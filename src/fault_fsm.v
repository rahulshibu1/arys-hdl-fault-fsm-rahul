==> flow/design.v <==
`timescale 1ns/1ps
module fault_fsm #(
    parameter integer P_WARN   = 5,     
    parameter integer P_FAULT  = 12,    
    parameter integer P_SHUT   = 30     
)(
    input  wire clk,
    input  wire rst_n,
    input  wire ov, uv, ot, uc,           
    input  wire mask_ov, mask_uv, mask_ot, mask_uc,  
    input  wire clear_warning,            
    output reg  [1:0] state,              
    output reg  warn, fault, shutdown,
    output reg  [2:0] active_fault_id,    
    output reg  [7:0] cnt_uv, cnt_ov, cnt_ot, cnt_uc  
);
    localparam S_NORMAL   = 2'b00;
    localparam S_WARNING  = 2'b01;
    localparam S_FAULT    = 2'b10;
    localparam S_SHUTDOWN = 2'b11;
    wire a_uv = uv & ~mask_uv;
    wire a_ov = ov & ~mask_ov;
    wire a_ot = ot & ~mask_ot;
    wire a_uc = uc & ~mask_uc;
    reg [2:0] chosen_fault;
    always @(*) begin
        if (a_uc) chosen_fault = 3'd4;
        else if (a_ot) chosen_fault = 3'd3;
        else if (a_ov) chosen_fault = 3'd2;
        else if (a_uv) chosen_fault = 3'd1;
        else chosen_fault = 3'd0;
    end
    always @(*) active_fault_id = chosen_fault;
    always @(posedge clk or negedge rst_n) begin
        if (!rst_n) begin
            cnt_uv <= 0; cnt_ov <= 0; cnt_ot <= 0; cnt_uc <= 0;
        end else begin
            cnt_uv <= a_uv ? cnt_uv+1 : 0;
            cnt_ov <= a_ov ? cnt_ov+1 : 0;
            cnt_ot <= a_ot ? cnt_ot+1 : 0;
            cnt_uc <= a_uc ? cnt_uc+1 : 0;
        end
    end
    reg [1:0] nxt_state;
    always @(posedge clk or negedge rst_n) begin
        if (!rst_n) state <= S_NORMAL;
        else state <= nxt_state;
    end
    always @(*) begin
        warn=0; fault=0; shutdown=0;
        nxt_state = state;
        case(state)
            S_NORMAL: if(chosen_fault!=0 && (
                          (a_uv && cnt_uv>=P_WARN) ||
                          (a_ov && cnt_ov>=P_WARN) ||
                          (a_ot && cnt_ot>=P_WARN) ||
                          (a_uc && cnt_uc>=P_WARN))) nxt_state=S_WARNING;
            S_WARNING: begin
                warn=1;
                if(chosen_fault==0) begin
                    if(clear_warning) nxt_state=S_NORMAL;
                end else if(
                    (a_uv && cnt_uv>=P_FAULT) ||
                    (a_ov && cnt_ov>=P_FAULT) ||
                    (a_ot && cnt_ot>=P_FAULT) ||
                    (a_uc && cnt_uc>=P_FAULT)) nxt_state=S_FAULT;
            end
            S_FAULT: begin
                fault=1;
                if(chosen_fault==0) begin
                    if(clear_warning) nxt_state=S_NORMAL;
                end else if(
                    (a_uv && cnt_uv>=P_SHUT) ||
                    (a_ov && cnt_ov>=P_SHUT) ||
                    (a_ot && cnt_ot>=P_SHUT) ||
                    (a_uc && cnt_uc>=P_SHUT)) nxt_state=S_SHUTDOWN;
            end
            S_SHUTDOWN: begin
                shutdown=1;
                nxt_state=S_SHUTDOWN;  
            end
        endcase
    end
endmodule
## Reports on fault_fsm

The steps from the RTL of fault_fsm to its reports follow in flow order.
Lines are those of the file above, counted from 1.
Cell names lack the library's common part.
Not given: n/a

| inputs | value |
|---|---|
| top | fault_fsm |
| clock input | clk |
| library | sky130hd |
| library corner | tt_025C_1v80 |

## Elaborated design

Counts by Yosys on the flattened word-level netlist (proc, flatten, opt, wreduce; memories kept). Register bits leave out memories and registers merged into their read ports (data or address). Print and check cells are left out. Cells with the same type and inputs are merged into one.

| word-level totals | value |
|---|---|
| bits in registers | 34 |
| input bits | 11 |
| output and inout bits | 40 |
| cells after elaboration | 82 |

| operators by class | value |
|---|---|
| $add $sub $neg | 4 |
| magnitude comparators | 12 |
| equal/unequal tests | 6 |
| multiplexer cells | 18 |
| bitwise operators | 8 |
| reductions and logical operators | 29 |

Operators with widths:

| kind | number |
|---|---|
| 8-bit by 1-bit adder with 8-bit output (second input constant) | 4 |
| 8-bit by 3-bit >= comparator with 1-bit output (second input constant) | 4 |
| 8-bit by 4-bit >= comparator with 1-bit output (second input constant) | 4 |
| 8-bit by 5-bit >= comparator with 1-bit output (second input constant) | 4 |
| 8-bit 2-to-1 mux | 4 |
| 2-bit 2-to-1 mux | 8 |
| 1-bit logical AND | 13 |
| 1-bit logical OR | 9 |
| 3-bit OR reduction | 3 |
| 2-bit case mux with 4-bit select | 1 |
| 3-bit != test (second input constant) | 2 |
| 1-bit case mux with 2-bit select | 3 |
| 1-bit bitwise AND | 4 |
| 1-bit NOT | 4 |
| 2-bit == test (second input constant) | 2 |
| 3-bit zero test | 1 |
| 3-bit AND reduction | 1 |
| 3-bit nonzero test | 1 |
| 3-bit 2-to-1 mux | 1 |
| 2-bit by 1-bit == test with 1-bit output (second input constant) | 1 |
| 2-bit != test (second input constant) | 1 |
| 2-bit zero test | 1 |
| 1-bit 2-to-1 mux | 1 |

## Logic depth

Depth = most cells in a row (Yosys ltp): at word level without a register or memory, in the mapped netlist without a sequential cell, where the memories' decode and read muxes count.

| logic depth | value |
|---|---|
| word-level depth | 10 |
| ABC_AREA | 0 |
| depth in mapped cells | 8 |

## Synthesis result

Source: synth_stat.txt of the flow (Yosys; design flattened, memories mapped). It holds for the ABC_AREA given above (unset counts as 0); a run with the other value may have another netlist.

Cell types:

| cell type | number | area in all (µm²) |
|---|---|---|
| dfrtp_1 | 34 | 850.816 |
| ha_1 | 14 | 175.168 |
| xor2_1 | 19 | 166.41 |
| nor2_1 | 33 | 123.869 |
| nand3_1 | 19 | 95.091 |
| inv_1 | 14 | 52.55 |
| and3_1 | 8 | 50.048 |
| a21oi_1 | 9 | 45.043 |
| xnor2_1 | 5 | 43.792 |
| nand2b_1 | 6 | 37.536 |
| a2111oi_0 | 3 | 26.275 |
| nor4_4 | 1 | 21.27 |
| nor3_1 | 4 | 20.019 |
| and2_1 | 3 | 18.768 |
| nand2_1 | 5 | 18.768 |
| o22ai_1 | 3 | 18.768 |
| o32ai_2 | 1 | 16.266 |
| nor3b_1 | 2 | 15.014 |

Other cell types: 14; their cells: 20.

| synthesis totals | value |
|---|---|
| cells in the netlist | 203 |
| mapped area | 1933.1 µm² |
| flip-flop cells | 34 |

## Timing after synthesis

OpenSTA on the mapped netlist: ideal clock, no wires. The path of least setup slack (recovery checks aside). Input and output delay are each 20% of the period. Register names are those of the netlist, which keeps one name where synthesis merged equal registers.

| path post-synthesis | value |
|---|---|
| path kind | register -> register |
| start point | reg cnt_uv[5] |
| end point | reg state[0] |
| period | 2.09 ns |
| setup time | 0.126 ns |
| time at the first pin | 0.000 ns |
| arrival | 1.743 ns |
| data required time | 1.964 ns |
| path slack | 0.221 ns |
| path delay | 1.869 ns |
| stages on the path | 7 |
| path buffers | 0 |
| synthesis period reached | 1.869 ns |

"path delay" = arrival - input delay + setup time.
"stages on the path": output pins that drive a net of the path, with the launching flip-flop's if there is one; two outputs of one cell count as two.
"synthesis period reached" = period - worst setup slack (recovery checks aside). The figure is calculated, with input and output delays left at 20% of the set period.
The rows between start and end are the longest chain of elaborated cells between them; the timing report does not say that the signal goes this way. Where chains are equally long, one stands for them.
Each line given opens the expression or statement behind the cell; cells for indexed reads and writes are added by Yosys, which also makes memories of some case tables.

| on the way, post-synthesis | value |
|---|---|
| cell sequence | dfrtp_1 > or4_1 > a211oi_1 > o22ai_1 > o32ai_2 > nor3_1 > o32a_1 |
| cells in the longest elaborated chain | 8 |
| elaborated cells on any way between the ends | 26 |
| source lines of those cells | 9 |
| those cells by class | compare: 3; eq/ne: 3; mux: 6; reduce/logical: 14 |

Ends and longest elaborated chain, post-synthesis:

| element | RTL line | source |
|---|---|---|
| start, declared | 15 | `output reg  [7:0] cnt_uv, cnt_ov, cnt_ot, cnt_uc` |
| start, assigned | 36 | `cnt_uv <= 0; cnt_ov <= 0; cnt_ot <= 0; cnt_uc <= 0;` |
| start, assigned | 38 | `cnt_uv <= a_uv ? cnt_uv+1 : 0;` |
| 8-bit by 5-bit >= comparator with 1-bit output | 73 | `(a_uv && cnt_uv>=P_SHUT) \|\|` |
| 1-bit logical AND | 73 |  |
| 1-bit logical OR x3 | 73 |  |
| 2-bit 2-to-1 mux | 72 | `end else if(` |
| 2-bit 2-to-1 mux | 70 | `if(chosen_fault==0) begin` |
| 2-bit case mux with 4-bit select | 52 | `case(state)` |
| end, assigned | 46 | `if (!rst_n) state <= S_NORMAL;` |
| end, assigned | 47 | `else state <= nxt_state;` |
| end, declared | 12 | `output reg  [1:0] state,` |

## Path in the finished layout

Path of least setup slack in the final report of run 1 (OpenROAD, finished layout, wires in). Where an end is a register, its clock arrival counts in the times.

| path post-layout | value |
|---|---|
| path kind | input -> output |
| start point | in uv |
| end point | out active_fault_id[0] |
| period | 2.73 ns |
| external input delay | 0.55 ns |
| output delay | 0.55 ns |
| time at the first pin | 0.55 ns |
| arrival | 1.94 ns |
| data required time | 2.18 ns |
| path slack | 0.24 ns |
| stages on the path | 5 |
| path buffers | 2 |

The rows between start and end are the longest chain of elaborated cells between them; the timing report does not say that the signal goes this way. Where chains are equally long, one stands for them.

| on the way, post-layout | value |
|---|---|
| cell sequence | clkdlybuf4s50_1 > nor2b_1 > nand2_1 > a21oi_1 > clkdlybuf4s50_1 |
| cells in the longest elaborated chain | 5 |
| elaborated cells on any way between the ends | 5 |
| source lines of those cells | 5 |
| those cells by class | mux: 4; logic: 1 |

Ends and longest elaborated chain, post-layout:

| element | RTL line | source |
|---|---|---|
| start, declared | 9 | `input  wire ov, uv, ot, uc,` |
| 1-bit bitwise AND | 21 | `wire a_uv = uv & ~mask_uv;` |
| 1-bit 2-to-1 mux | 30 | `else if (a_uv) chosen_fault = 3'd1;` |
| 2-bit 2-to-1 mux | 29 | `else if (a_ov) chosen_fault = 3'd2;` |
| 2-bit 2-to-1 mux | 28 | `else if (a_ot) chosen_fault = 3'd3;` |
| 3-bit 2-to-1 mux | 27 | `if (a_uc) chosen_fault = 3'd4;` |
| end, declared | 14 | `output reg  [2:0] active_fault_id,` |

==> runs of fault_fsm <==
Measured results for fault_fsm: 2 stored runs of the Yosys and OpenROAD flow on sky130hd. The settings differ; the order carries no meaning. The constraints put input and output delay at 20% of the set period each and load the outputs with 0.01 pF.
"reached clock period" means the clock period less the worst setup slack. The figure is calculated, with input and output delays left at 20% of the set period.
By "allowed time less slack (worst setup path)" is meant the share of the clock period that the worst setup path is allowed (20% is reserved at inputs, 20% at outputs), minus its slack. Clock arrival times at its registers enter into it.
"total power of the final layout": no workload was simulated; the value follows from the tool's default switching activity.
Among the settings, . means not set for that run.

| name | run 1 | run 2 |
|---|---|---|
| period_ns | 2.73 | 1.32 |
| CAP_MARGIN | 20 | 15 |
| CORE_MARGIN | 2 | 7 |
| CORE_UTILIZATION | 40 | 40 |
| SLEW_MARGIN | 20 | 20 |
| SETUP_SLACK_MARGIN | . | 0.17 |
| PLACE_DENSITY | . | 0.37 |
| CELL_PAD_IN_SITES_GLOBAL_PLACEMENT | . | 0 |
| ABC_AREA | . | 1 |
| GPL_TIMING_DRIVEN | . | 1 |
| CTS_CLUSTER_DIAMETER | . | 274 |
| MIN_ROUTING_LAYER | . | met2 |
| mapped cell area after synthesis (µm²) | 1933.1 | 2119.5 |
| utilization after layout (%) | 55.9 | 74.5 |
| total negative slack (ns) | 0.000 | -0.448 |
| allowed time less slack (worst setup path) (ns) | 1.40 | 1.51 |
| critical path kind | input -> output | register -> register |
| setup slack of the worst path (ns) | 0.241 | -0.194 |
| area inside the die boundary (µm²) | 5405.2 | 7533.4 |
| reached clock period (ns) | 2.489 | 1.514 |
| std-cell area (final layout) (µm²) | 2623.8 | 3806.2 |
| total power of the final layout (mW) | 1.306 | 3.060 |
